==> flow/design.v <==
module enemy_fsm (
  input               reset_i,
  input               clk_i,
  input               pause_i,
  output logic [9:0]  xvel_o, yvel_o,
  output logic [9:0]  addr_o
);
  typedef enum {
    StInit, StUp, StLeft, StDown, StRight
  } enemy_state_e;
  enemy_state_e state_d, state_q;
  logic [4:0] count_d, count_q;
  always_ff @(posedge clk_i) begin
    state_q <= reset_i ? StInit : state_d;
    count_q <= count_d;
  end
  always_comb begin : next_state_logic
    count_d = (count_q + 1) % 11;
    state_d = state_q;
    unique case (state_q)
      StInit:   state_d = StUp;
      StUp:     if (count_q == 10) state_d = StLeft;
      StLeft:   if (count_q == 10) state_d = StDown;
      StDown:   if (count_q == 10) state_d = StRight;
      StRight:  if (count_q == 10) state_d = StUp;
    endcase
  end
  always_comb begin : output_logic
    xvel_o = 0;
    yvel_o = 0;
    addr_o = 0;
    unique case (state_q)
      StInit:   ;
      StUp: begin
        yvel_o = -1;
        addr_o = 10'h1F;
      end
      StLeft: begin
        xvel_o = -1;
        addr_o = 10'h1E;
      end
      StDown: begin
        yvel_o = 1;
        addr_o = 10'h1F;
      end
      StRight: begin
        xvel_o = 1;
        addr_o = 10'h1E;
      end
    endcase
  end
endmodule
Reports on enemy_fsm --
Tool output for the design above, in the order of the flow. Lines are those of the file above, counted from 1. Library cell names are shortened. A cell with -- has no value.
Inputs: design top enemy_fsm, clock clk_i, cell library sky130hd, library corner tt_025C_1v80

Word-level counts --
Counts by Yosys on the flattened word-level netlist (proc, flatten, opt, wreduce; memories kept). Register bits leave out memories and registers merged into their read ports (data or address). Print and check cells are left out. Cells with the same type and inputs are merged into one.
Bit counts: register bits 37, output and inout bits 30, cells after elaboration 27
Operators by class: $add $sub $neg 1, div/mod/pow operators 1, eq/ne operators 9, muxes and demuxes 8, reduce/logical cells 6
Operators with widths (count):
- case mux 32 bit (select 5 bit) | 1
- remainder unit 32 x 4 -> 32 bit with constant B | 1
- 2-to-1 mux 32 bit | 4
- case mux 10 bit (select 3 bit) | 3
- == test 32 x 2 -> 1 bit with constant B | 2
- == test 32 x 1 -> 1 bit with constant B | 1
- == test 32 x 3 -> 1 bit with constant B | 1
- logical NOT 32 bit | 1
- inequality test 2 bit with constant B | 4
- OR reduction 3 bit | 2
- adder 5 x 1 -> 6 bit with constant B | 1
- == test 5 x 4 -> 1 bit with constant B | 1
- OR reduction 2 bit | 2
- AND reduction 4 bit | 1

Longest topological paths --
Depth = most cells in a row (Yosys ltp): at word level without a register or memory, in the mapped netlist without a sequential cell, where the memories' decode and read muxes count.
Logic depth: word-level depth 3, ABC_AREA 0, depth in mapped cells 17, depth with buffers taken out 16

Netlist --
Yosys stat after the flow's synthesis: flattened, memories mapped to cells. It holds for the ABC_AREA given above (unset counts as 0); a run with the other value may have another netlist. Totals and module areas in this step are rounded.
Cells by type (count):
- buf_4 | 27
- dfxtp_1 | 10
- ha_1 | 7
- mux2i_1 | 6
- nor2_1 | 13
- nand2b_1 | 7
- nand2_1 | 10
- o211ai_1 | 5
- a21oi_1 | 7
- a221oi_1 | 3
- a221oi_4 | 1
- inv_1 | 7
- buf_6 | 2
- o31ai_1 | 3
- o311a_4 | 1
- nor3_1 | 4
- and3b_1 | 2
- o211a_4 | 1
Not listed: further types 36, cells in them 46.
Synthesis totals: standard cells after synthesis 162, mapped area 1300 µm², area of sequential cells 200 µm², flip-flops 10, buffer cells 31

Path before layout --
OpenSTA on the mapped netlist: ideal clock, no wires. The path of least setup slack (recovery checks aside). Input and output delay are each 20% of the period. Register names are those of the netlist, which keeps one name where synthesis merged equal registers.
Timing after synthesis: path kind flip-flop to flip-flop, start register count_q[1], end register count_q[1], period 3.69 ns, setup time 0.121 ns, arrival 3.247 ns, required time 3.569 ns, setup slack 0.322 ns, path delay 3.368 ns, stages on the path 18, buffers on the path 1, synthesis period reached 3.368 ns
"path delay" is the arrival time less input delay plus setup time. "stages on the path" counts driving pins, that of a launching flip-flop among them; a cell with two outputs on the path counts twice. "synthesis period reached" = period - worst setup slack (recovery checks aside). The figure is calculated, with input and output delays left at 20% of the set period. Between the ends stands the longest chain of elaborated cells between them, by number of cells; it is not shown to be the way that was timed. Of several equally long chains one is given. Each line given opens the expression or statement behind the cell; cells for indexed reads and writes are added by Yosys, which also makes memories of some case tables.
Between the ends, after synthesis: cell sequence dfxtp_1 ha_1 buf_2 nor2b_1 nand2b_1 ha_1 nand2_1 mux2i_1 nor2_1 inv_2 ha_1 a21o_1 a221oi_1 nand2_1 ha_1 nor3_2 o21ai_2 mux2_4, cells in the longest elaborated chain 2, elaborated cells on any way between the ends 2, source lines of those cells 1, classes of those cells add/sub: 1; div: 1
Ends and longest elaborated chain, after synthesis:
- start, declared | RTL line 12 | logic [4:0] count_d, count_q;
- start, assigned | RTL line 15 | count_q <= count_d;
- adder 5 x 1 -> 6 bit | RTL line 18 | count_d = (count_q + 1) % 11;
- remainder unit 32 x 4 -> 32 bit | RTL line 18
- end, assigned | RTL line 15
- end, declared | RTL line 12

Memo
Re: implementation data of enemy_fsm

enemy_fsm: 2 stored runs of the Yosys and OpenROAD flow on sky130hd. The settings differ; the order carries no meaning. The constraints put input and output delay at 20% of the set period each and load the outputs with 0.01 pF.

* Run 1 | settings: period_ns 3.16; CORE_UTILIZATION 69; SETUP_SLACK_MARGIN 0.86; PLACE_DENSITY_LB_ADDON 0.21; CORE_ASPECT_RATIO 1.81; CORE_MARGIN 6; CELL_PAD_IN_SITES_DETAIL_PLACEMENT 2; TNS_END_PERCENT 50; SLEW_MARGIN 40; MIN_ROUTING_LAYER met1; CAP_MARGIN 20 | stopped before the end: placement reported a tool error
* Run 2 | settings: period_ns 2.19; CORE_UTILIZATION 72; SETUP_SLACK_MARGIN 0.51; PLACE_DENSITY_LB_ADDON 0.23; CORE_ASPECT_RATIO 0.86; CELL_PAD_IN_SITES_GLOBAL_PLACEMENT 1; TNS_END_PERCENT 20; GPL_TIMING_DRIVEN 0; CTS_CLUSTER_DIAMETER 189; CAP_MARGIN 35; SLEW_MARGIN 5; CORE_MARGIN 2 | stopped before the end: placement reported FLW-0024
